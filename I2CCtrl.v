==> flow/design.v <==
module I2CCtrl (
  input      [0:0] io_config_frame_addrmode,
  input               io_write_valid,
  output              io_write_ready,
  input      [7:0]    io_write_payload,
  output              io_read_valid,
  input               io_read_ready,
  output     [7:0]    io_read_payload,
  input               io_i2c_sda_write,
  output              io_i2c_sda_read,
  input               io_i2c_scl_write,
  output              io_i2c_scl_read,
  output              io_i2c_sda_oe,
  output              io_i2c_scl_oe,
  input               clk,
  input               reset
);
  wire                I2cSlave_1_io_write_ready;
  wire                I2cSlave_1_io_read_valid;
  wire       [7:0]    I2cSlave_1_io_read_payload;
  wire                I2cSlave_1_io_sda_out_en;
  wire                I2cSlave_1_io_scl_out_en;
  wire                I2cSlave_1_io_sda_out;
  I2CSlave I2cSlave_1 (
    .io_configFrame_addrmode    (io_config_frame_addrmode    ),  
    .io_write_valid             (io_write_valid              ),  
    .io_write_ready             (I2cSlave_1_io_write_ready   ),  
    .io_write_payload           (io_write_payload            ),  
    .io_read_valid              (I2cSlave_1_io_read_valid    ),  
    .io_read_ready              (io_read_ready               ),  
    .io_read_payload            (I2cSlave_1_io_read_payload  ),  
    .io_scl                     (io_i2c_scl_write            ),  
    .io_sda_out_en              (I2cSlave_1_io_sda_out_en    ),  
    .io_scl_out_en              (I2cSlave_1_io_scl_out_en    ),  
    .io_sda_out                 (I2cSlave_1_io_sda_out       ),  
    .io_sda_in                  (io_i2c_sda_write            ),  
    .clk                        (clk                         ),  
    .reset                      (reset                       )   
  );
  assign io_write_ready = I2cSlave_1_io_write_ready;
  assign io_read_valid = I2cSlave_1_io_read_valid;
  assign io_read_payload = I2cSlave_1_io_read_payload;
  assign io_i2c_sda_read = I2cSlave_1_io_sda_out;
  assign io_i2c_sda_oe = I2cSlave_1_io_sda_out_en;
  assign io_i2c_scl_oe = I2cSlave_1_io_scl_out_en;
  assign io_i2c_scl_read = 1'b0;
endmodule
module I2CSlave (
  input      [0:0] io_configFrame_addrmode,
  input               io_write_valid,
  output reg          io_write_ready,
  input      [7:0]    io_write_payload,
  output reg          io_read_valid,
  input               io_read_ready,
  output reg [7:0]    io_read_payload,
  input               io_scl,
  output reg          io_sda_out_en,
  output              io_scl_out_en,
  output reg          io_sda_out,
  input               io_sda_in,
  input               clk,
  input               reset
);
  wire       [2:0]    _zz_stateMachine_shifter;
  wire       [2:0]    _zz_io_sda_out;
  wire       [2:0]    _zz_stateMachine_shifter_1;
  reg                 io_scl_regNext;
  wire                edge_sclFall;
  reg                 io_scl_regNext_1;
  wire                edge_sclRise;
  reg                 io_sda_in_regNext;
  wire                edge_sdaFall;
  reg                 io_sda_in_regNext_1;
  wire                edge_sdaRise;
  wire                edge_start;
  wire                edge_stop;
  reg        [1:0]    sample_Counter;
  wire                sample_finish_ff;
  reg                 sample_finish;
  reg                 sample_Enable;
  reg                 sample_value;
  reg        [2:0]    bitCounter_value;
  wire                when_I2CSlave_l75;
  reg        [2:0] stateMachine_state;
  reg        [7:0]    stateMachine_shifter;
  wire       [6:0]    stateMachine_DeviceID;
  wire                when_I2CSlave_l92;
  wire                when_I2CSlave_l105;
  wire                when_I2CSlave_l106;
  wire                when_I2CSlave_l116;
  wire                when_I2CSlave_l117;
  wire                when_I2CSlave_l123;
  wire                when_I2CSlave_l124;
  wire                when_I2CSlave_l139;
  wire                when_I2CSlave_l140;
  wire                when_I2CSlave_l149;
  wire                when_I2CSlave_l150;
  wire                when_I2CSlave_l165;
  wire                when_I2CSlave_l175;
  wire                when_I2CSlave_l176;
  wire                when_I2CSlave_l182;
  assign _zz_stateMachine_shifter = (3'b111 - bitCounter_value);
  assign _zz_io_sda_out = (3'b111 - bitCounter_value);
  assign _zz_stateMachine_shifter_1 = (3'b111 - bitCounter_value);
  always @(*) begin
    io_write_ready = 1'b0;
    case(stateMachine_state)
      3'b000 : begin
      end
      3'b001 : begin
      end
      3'b010 : begin
      end
      3'b011 : begin
        if(when_I2CSlave_l139) begin
          if(when_I2CSlave_l140) begin
            io_write_ready = 1'b1;
          end
        end
      end
      3'b101 : begin
      end
      3'b100 : begin
      end
      default : begin
      end
    endcase
  end
  always @(*) begin
    io_read_payload = 8'h0;
    case(stateMachine_state)
      3'b000 : begin
      end
      3'b001 : begin
      end
      3'b010 : begin
      end
      3'b011 : begin
      end
      3'b101 : begin
      end
      3'b100 : begin
      end
      default : begin
        io_read_payload = stateMachine_shifter;
      end
    endcase
  end
  always @(*) begin
    io_read_valid = 1'b0;
    case(stateMachine_state)
      3'b000 : begin
      end
      3'b001 : begin
      end
      3'b010 : begin
      end
      3'b011 : begin
      end
      3'b101 : begin
      end
      3'b100 : begin
      end
      default : begin
        io_read_valid = 1'b1;
      end
    endcase
  end
  always @(*) begin
    io_sda_out_en = 1'b0;
    case(stateMachine_state)
      3'b000 : begin
      end
      3'b001 : begin
      end
      3'b010 : begin
        if(when_I2CSlave_l116) begin
          if(when_I2CSlave_l117) begin
            io_sda_out_en = 1'b1;
          end
        end
      end
      3'b011 : begin
        io_sda_out_en = 1'b1;
      end
      3'b101 : begin
      end
      3'b100 : begin
      end
      default : begin
        if(when_I2CSlave_l175) begin
          if(when_I2CSlave_l176) begin
            io_sda_out_en = 1'b1;
          end
        end
      end
    endcase
  end
  assign io_scl_out_en = 1'b0;
  assign edge_sclFall = ((! io_scl) && io_scl_regNext);
  assign edge_sclRise = (io_scl && (! io_scl_regNext_1));
  assign edge_sdaFall = ((! io_sda_in) && io_sda_in_regNext);
  assign edge_sdaRise = (io_sda_in && (! io_sda_in_regNext_1));
  assign edge_start = (edge_sdaFall && io_scl);
  assign edge_stop = (edge_sdaRise && io_scl);
  assign sample_finish_ff = (sample_Counter == 2'b11);
  assign when_I2CSlave_l75 = (bitCounter_value == 3'b111);
  assign stateMachine_DeviceID = 7'h33;
  assign when_I2CSlave_l92 = (edge_stop || (edge_start && (stateMachine_state != 3'b000)));
  assign when_I2CSlave_l105 = (bitCounter_value == 3'b111);
  assign when_I2CSlave_l106 = (stateMachine_shifter[7 : 1] != stateMachine_DeviceID);
  assign when_I2CSlave_l116 = (edge_sclFall == 1'b1);
  assign when_I2CSlave_l117 = (bitCounter_value == 3'b000);
  assign when_I2CSlave_l123 = (stateMachine_shifter[0] == 1'b1);
  assign when_I2CSlave_l124 = (io_write_valid == 1'b1);
  assign when_I2CSlave_l139 = (sample_finish == 1'b1);
  assign when_I2CSlave_l140 = (bitCounter_value == 3'b111);
  assign when_I2CSlave_l149 = (sample_finish == 1'b1);
  assign when_I2CSlave_l150 = (io_sda_in == 1'b1);
  assign when_I2CSlave_l165 = (bitCounter_value == 3'b111);
  assign when_I2CSlave_l175 = (edge_sclFall == 1'b1);
  assign when_I2CSlave_l176 = (bitCounter_value == 3'b000);
  assign when_I2CSlave_l182 = (io_read_ready == 1'b1);
  always @(posedge clk or posedge reset) begin
    if(reset) begin
      io_sda_out <= 1'b1;
      io_scl_regNext <= 1'b0;
      io_scl_regNext_1 <= 1'b0;
      io_sda_in_regNext <= 1'b0;
      io_sda_in_regNext_1 <= 1'b0;
      sample_Enable <= 1'b0;
      sample_value <= 1'b0;
      stateMachine_state <= 3'b000;
      stateMachine_shifter <= 8'h0;
    end else begin
      io_scl_regNext <= io_scl;
      io_scl_regNext_1 <= io_scl;
      io_sda_in_regNext <= io_sda_in;
      io_sda_in_regNext_1 <= io_sda_in;
      if(sample_finish_ff) begin
        sample_value <= io_sda_in;
      end
      if(edge_sclRise) begin
        sample_Enable <= 1'b1;
      end else begin
        if(sample_finish) begin
          sample_Enable <= 1'b0;
        end
      end
      if(when_I2CSlave_l92) begin
        stateMachine_state <= 3'b000;
      end
      case(stateMachine_state)
        3'b000 : begin
          if(edge_start) begin
            stateMachine_state <= 3'b001;
          end
        end
        3'b001 : begin
          if(sample_finish) begin
            stateMachine_shifter[_zz_stateMachine_shifter] <= sample_value;
            if(when_I2CSlave_l105) begin
              if(when_I2CSlave_l106) begin
                stateMachine_state <= 3'b000;
              end else begin
                stateMachine_state <= 3'b010;
              end
            end
          end
        end
        3'b010 : begin
          if(when_I2CSlave_l116) begin
            if(when_I2CSlave_l117) begin
              io_sda_out <= (! io_write_valid);
            end else begin
              io_sda_out <= 1'b1;
              if(when_I2CSlave_l123) begin
                if(when_I2CSlave_l124) begin
                  stateMachine_state <= 3'b011;
                end else begin
                  stateMachine_state <= 3'b000;
                end
              end else begin
                stateMachine_state <= 3'b100;
              end
            end
          end
        end
        3'b011 : begin
          io_sda_out <= io_write_payload[_zz_io_sda_out];
          if(when_I2CSlave_l139) begin
            if(when_I2CSlave_l140) begin
              stateMachine_state <= 3'b101;
            end
          end
        end
        3'b101 : begin
          if(when_I2CSlave_l149) begin
            if(when_I2CSlave_l150) begin
              stateMachine_state <= 3'b000;
            end else begin
              if(io_write_valid) begin
                stateMachine_state <= 3'b011;
              end else begin
                stateMachine_state <= 3'b000;
              end
            end
          end
        end
        3'b100 : begin
          if(sample_finish) begin
            stateMachine_shifter[_zz_stateMachine_shifter_1] <= sample_value;
            if(when_I2CSlave_l165) begin
              stateMachine_state <= 3'b110;
            end
          end
        end
        default : begin
          if(when_I2CSlave_l175) begin
            if(when_I2CSlave_l176) begin
              io_sda_out <= (! io_read_ready);
            end else begin
              io_sda_out <= 1'b1;
              if(when_I2CSlave_l182) begin
                stateMachine_state <= 3'b100;
              end else begin
                stateMachine_state <= 3'b000;
              end
            end
          end
        end
      endcase
    end
  end
  always @(posedge clk) begin
    sample_finish <= sample_finish_ff;
    if(sample_finish) begin
      sample_Counter <= 2'b00;
    end else begin
      if(sample_Enable) begin
        sample_Counter <= (sample_Counter + 2'b01);
      end
    end
    if(sample_finish) begin
      if(when_I2CSlave_l75) begin
        bitCounter_value <= 3'b000;
      end else begin
        bitCounter_value <= (bitCounter_value + 3'b001);
      end
    end
    case(stateMachine_state)
      3'b000 : begin
        if(edge_start) begin
          bitCounter_value <= 3'b000;
        end
      end
      3'b001 : begin
      end
      3'b010 : begin
        if(when_I2CSlave_l116) begin
          if(!when_I2CSlave_l117) begin
            bitCounter_value <= 3'b000;
          end
        end
      end
      3'b011 : begin
        if(when_I2CSlave_l139) begin
          if(when_I2CSlave_l140) begin
            bitCounter_value <= 3'b000;
          end
        end
      end
      3'b101 : begin
      end
      3'b100 : begin
        if(sample_finish) begin
          if(when_I2CSlave_l165) begin
            bitCounter_value <= 3'b000;
          end
        end
      end
      default : begin
        if(when_I2CSlave_l175) begin
          if(!when_I2CSlave_l176) begin
            bitCounter_value <= 3'b000;
          end
        end
      end
    endcase
  end
endmodule
From RTL to reports: I2CCtrl
Tool output for the design above, in the order of the flow.
Lines are those of the file above, counted from 1.
Operators carry their Yosys type and port widths (W data, S select, Z words).
Library cell names are shortened.
A cell with -- has no value.
Design
  top: I2CCtrl
  clock input: clk
  standard-cell library: sky130hd
  timing corner: tt_025C_1v80

Word-level counts
Yosys after proc, flatten, opt, wreduce and memory -nomap, before mapping. Memory bits, and registers merged into a memory's read port (data or address), are not among the register bits. Print and check cells are not counted.
Word-level totals
  input port bits: 15
  register bits after elaboration: 22
  output and inout bits: 14
Operators by class
  equality and inequality tests: 10
  multiplexer cells: 44
  reductions and logical operators: 27
  bitwise operators: 4
  add/subtract/negate cells: 4
  shift operators: 3
Operator list (number)
  $mux W3: 23
  $mux W8: 3
  $pmux W3 S6: 1
  $mux W1: 12
  $eq A3 B3 Y1 const B: 3
  $pmux W3 S3: 1
  $shift A1 B4 Y8: 1
  $shift A1 B4 Y8 const A: 1
  $shiftx A8 B3 Y1: 1
  $and A8 B8 Y8: 1
  $or A8 B8 Y8: 1
  $not A8 Y8: 1
  $logic_and A1 B1 Y1: 7
  $ne A7 B6 Y1 const B: 1
  $logic_not A1 Y1: 6
  $reduce_bool A2 Y1: 3
  $reduce_or A2 Y1: 3
  $eq A3 B2 Y1 const B: 2
  $logic_not A3 Y1: 2
  $reduce_or A6 Y1: 1
  $ne A2 B1 Y1 const B: 2
  $neg A3 Y4: 1
  $reduce_or A4 Y1: 1
  $mux W2: 2
  $add A3 B1 Y3 const B: 1
  $eq A3 B1 Y1 const B: 1
  $sub A3 B3 Y3 const A: 1
  $reduce_and A3 Y1: 1
Other operator kinds: 8; their cells: 8.

Depth
Yosys ltp: most cells in a row. Word level: on the elaborated netlist, between registers, memories and ports. Mapped: between sequential cells and ports; inverters and the memories' decode and read muxes count.
Logic depth
  depth in word-level cells: 9
  ABC_AREA: 1
  mapped depth: 10

Synthesis result
Yosys stat after the flow's synthesis: flattened, memories mapped to cells. It holds for the ABC_AREA given above (unset counts as 0); a run with the other value may have another netlist.
Cells by type (number)
  dfrtp_1: 15
  nand2_1: 77
  inv_1: 33
  dfxtp_1: 6
  nor2_1: 31
  nand3_1: 19
  o21ai_0: 14
  ha_1: 5
  nand2_4: 3
  nand4_1: 5
  a21oi_1: 6
  buf_4: 4
  dfstp_2: 1
  buf_6: 2
  nor2_8: 1
  o21ai_2: 2
  o21ai_4: 1
  nor3_1: 3
Other cell types: 14; their cells: 19.
Synthesis totals
  cell count: 247
  buffers: 7
  area of sequential cells: 521.8 um^2
  mapped flip-flops: 22
  cell area after synthesis: 1617.8 um^2

Path before layout
Source: OpenSTA report_checks on the synthesized netlist (no wires, ideal clock, input and output delay 20% of the period each), path of least setup slack; recovery checks are left aside. Register names are those of the netlist, which keeps one name where synthesis merged equal registers.
Timing post-synthesis
  kind: register to output
  start: register I2cSlave_1.bitCounter_value[1]
  end: output io_write_ready
  path delay: 1.090 ns
  stages on the path: 5
  clock period: 2.25 ns
  slack: 0.710 ns
  arrival time: 1.090 ns
  path buffers: 0
  data required time: 1.800 ns
  synthesis period reached: 1.54 ns
"path delay" is the arrival time less input delay plus setup time.
At an output port there is no setup time.
"stages on the path": output pins that drive a net of the path, with the launching flip-flop's if there is one; two outputs of one cell count as two.
"synthesis period reached" is the clock period less the worst setup slack; recovery checks do not enter. This is arithmetic on one report: input and output delays are still those of the set period (20% each).
Between the ends stands the longest chain of elaborated cells between them, by number of cells; it is not shown to be the way that was timed. Of several equally long chains one is given.
A line is the first line of the expression or statement that the cell stems from. Yosys adds cells for indexed reads and writes and turns some case tables into memories.
At most two assigning lines are given for a register; there are more.
Between the ends, post-synthesis
  cells stage by stage: dfxtp_1 > ha_1 > ha_1 > nand2_1 > nor2_1
  length of the longest elaborated chain: 4
RTL lines, path post-synthesis
  start: declaration: RTL line 82  | reg        [2:0]    bitCounter_value;
  start: assignment: RTL line 346  | bitCounter_value <= 3'b000;
  start: assignment: RTL line 348  | bitCounter_value <= (bitCounter_value + 3'b001);
  $eq A3 B3 Y1: RTL line 217  | assign when_I2CSlave_l140 = (bitCounter_value == 3'b111);
  $mux W1: RTL line 116  | if(when_I2CSlave_l140) begin
  $mux W1: RTL line 115  | if(when_I2CSlave_l139) begin
  $mux W1: RTL line 107  | case(stateMachine_state)
  end: declaration: RTL line 4  | output              io_write_ready,

Timing after layout
From the final timing report of stored run 2: the path of least setup slack in the routed layout; clock arrival at registers is part of the times.
Timing post-layout
  kind: register to output
  start: register I2cSlave_1.bitCounter_value[2]
  end: output io_i2c_sda_oe
  arrival time: 1.32 ns
  slack: -0.06 ns
  data required time: 1.26 ns
  path buffers: 2
  stages on the path: 6
  clock period: 1.58 ns
Between the ends stands the longest chain of elaborated cells between them, by number of cells; it is not shown to be the way that was timed. Of several equally long chains one is given.
At most two assigning lines are given for a register; there are more.
Between the ends, post-layout
  cells stage by stage: dfxtp_1 > buf_4 > inv_1 > nand2_2 > a21oi_1 > buf_2
  length of the longest elaborated chain: 4
RTL lines, path post-layout
  start: declaration: RTL line 82  | reg        [2:0]    bitCounter_value;
  start: assignment: RTL line 346  | bitCounter_value <= 3'b000;
  start: assignment: RTL line 348  | bitCounter_value <= (bitCounter_value + 3'b001);
  $logic_not A3 Y1: RTL line 222  | assign when_I2CSlave_l176 = (bitCounter_value == 3'b000);
  $mux W1: RTL line 192  | if(when_I2CSlave_l176) begin
  $mux W1: RTL line 191  | if(when_I2CSlave_l175) begin
  $pmux W1 S2: RTL line 171  | case(stateMachine_state)
  end: declaration: RTL line 13  | output              io_i2c_sda_oe,

Memo
Re: implementation data of I2CCtrl

Module I2CCtrl, platform sky130hd: 2 stored runs of the flow (Yosys, OpenROAD) with differing settings, in no particular order. Input and output delays are each 20% of the period that was set; the output load is 0.01 pF.
"achieved clock period (ns)" = clock period - worst setup slack. The figure is calculated, with input and output delays left at 20% of the set period.
"worst setup path time (ns)" is the time allowed to the run's worst setup path (the clock period less input and output delay, where it has them) less its slack. Clock arrival times count: a late capture clock shortens it, a late launch clock lengthens it.
"finish__power__total" is the tool's figure for a default switching activity; nothing was simulated.

Flow files of stored run 1
==> flow/run.sh <==
#!/bin/bash
# the make line also repeats the synthesis and layout settings of config.mk as NAME=value (left out here)
make -C /OpenROAD-flow-scripts/flow DESIGN_CONFIG=/design/flow/config.mk WORK_HOME=/design/flow/orfs CLKGATE_MAP_FILE= finish
==> flow/config.mk <==
export PLATFORM = sky130hd
export DESIGN_NAME = I2CCtrl
export DESIGN_NICKNAME = I2CCtrl
export VERILOG_FILES = /design/flow/design.v
export SDC_FILE = /design/flow/constraint.sdc
export NUM_CORES = 4
export LEC_CHECK = 0
export ABC_AREA = 0
export CAP_MARGIN = 20
export CELL_PAD_IN_SITES_GLOBAL_PLACEMENT = 0
export CORE_ASPECT_RATIO = 0.79
export CORE_MARGIN = 2
export CORE_UTILIZATION = 69
export CTS_CLUSTER_DIAMETER = 103
export CTS_CLUSTER_SIZE = 57
export MIN_ROUTING_LAYER = met1
export PLACE_DENSITY = 0.75
export SLEW_MARGIN = 0
==> flow/constraint.sdc <==
create_clock -name core_clock -period 1.16 [get_ports {clk}]
set_input_delay 0.2320 -clock core_clock [delete_from_list [all_inputs] [get_ports {clk}]]
set_output_delay 0.2320 -clock core_clock [all_outputs]
set_load 0.01 [all_outputs]

report of stored run 1: did not finish, place, GPL-0301

Flow files of stored run 2
==> flow/run.sh <==
#!/bin/bash
# the make line also repeats the synthesis and layout settings of config.mk as NAME=value (left out here)
make -C /OpenROAD-flow-scripts/flow DESIGN_CONFIG=/design/flow/config.mk WORK_HOME=/design/flow/orfs CLKGATE_MAP_FILE= finish
==> flow/config.mk <==
export PLATFORM = sky130hd
export DESIGN_NAME = I2CCtrl
export DESIGN_NICKNAME = I2CCtrl
export VERILOG_FILES = /design/flow/design.v
export SDC_FILE = /design/flow/constraint.sdc
export NUM_CORES = 4
export LEC_CHECK = 0
export ABC_AREA = 1
export CAP_MARGIN = 0
export CELL_PAD_IN_SITES_DETAIL_PLACEMENT = 1
export CORE_MARGIN = 10
export CORE_UTILIZATION = 23
export CTS_CLUSTER_DIAMETER = 376
export CTS_CLUSTER_SIZE = 93
export GPL_ROUTABILITY_DRIVEN = 1
export MAX_ROUTING_LAYER = met4
export MIN_ROUTING_LAYER = met2
export PLACE_DENSITY = 0.8
export SLEW_MARGIN = 20
==> flow/constraint.sdc <==
create_clock -name core_clock -period 1.58 [get_ports {clk}]
set_input_delay 0.3160 -clock core_clock [delete_from_list [all_inputs] [get_ports {clk}]]
set_output_delay 0.3160 -clock core_clock [all_outputs]
set_load 0.01 [all_outputs]

report of stored run 2
yosys chip area after synthesis (um^2): 1617.8
finish__design__die__area: 10789.0
finish__design__instance__area__stdcell: 2327.2
finish__design__instance__utilization: 0.3407
finish__timing__setup__ws: -0.059
finish__timing__setup__tns: -0.105
finish__timing__hold__ws: 0.356
finish__power__total: 2.663e-03
achieved clock period (ns): 1.639
worst setup path time (ns): 1.32
worst setup path kind: register to output
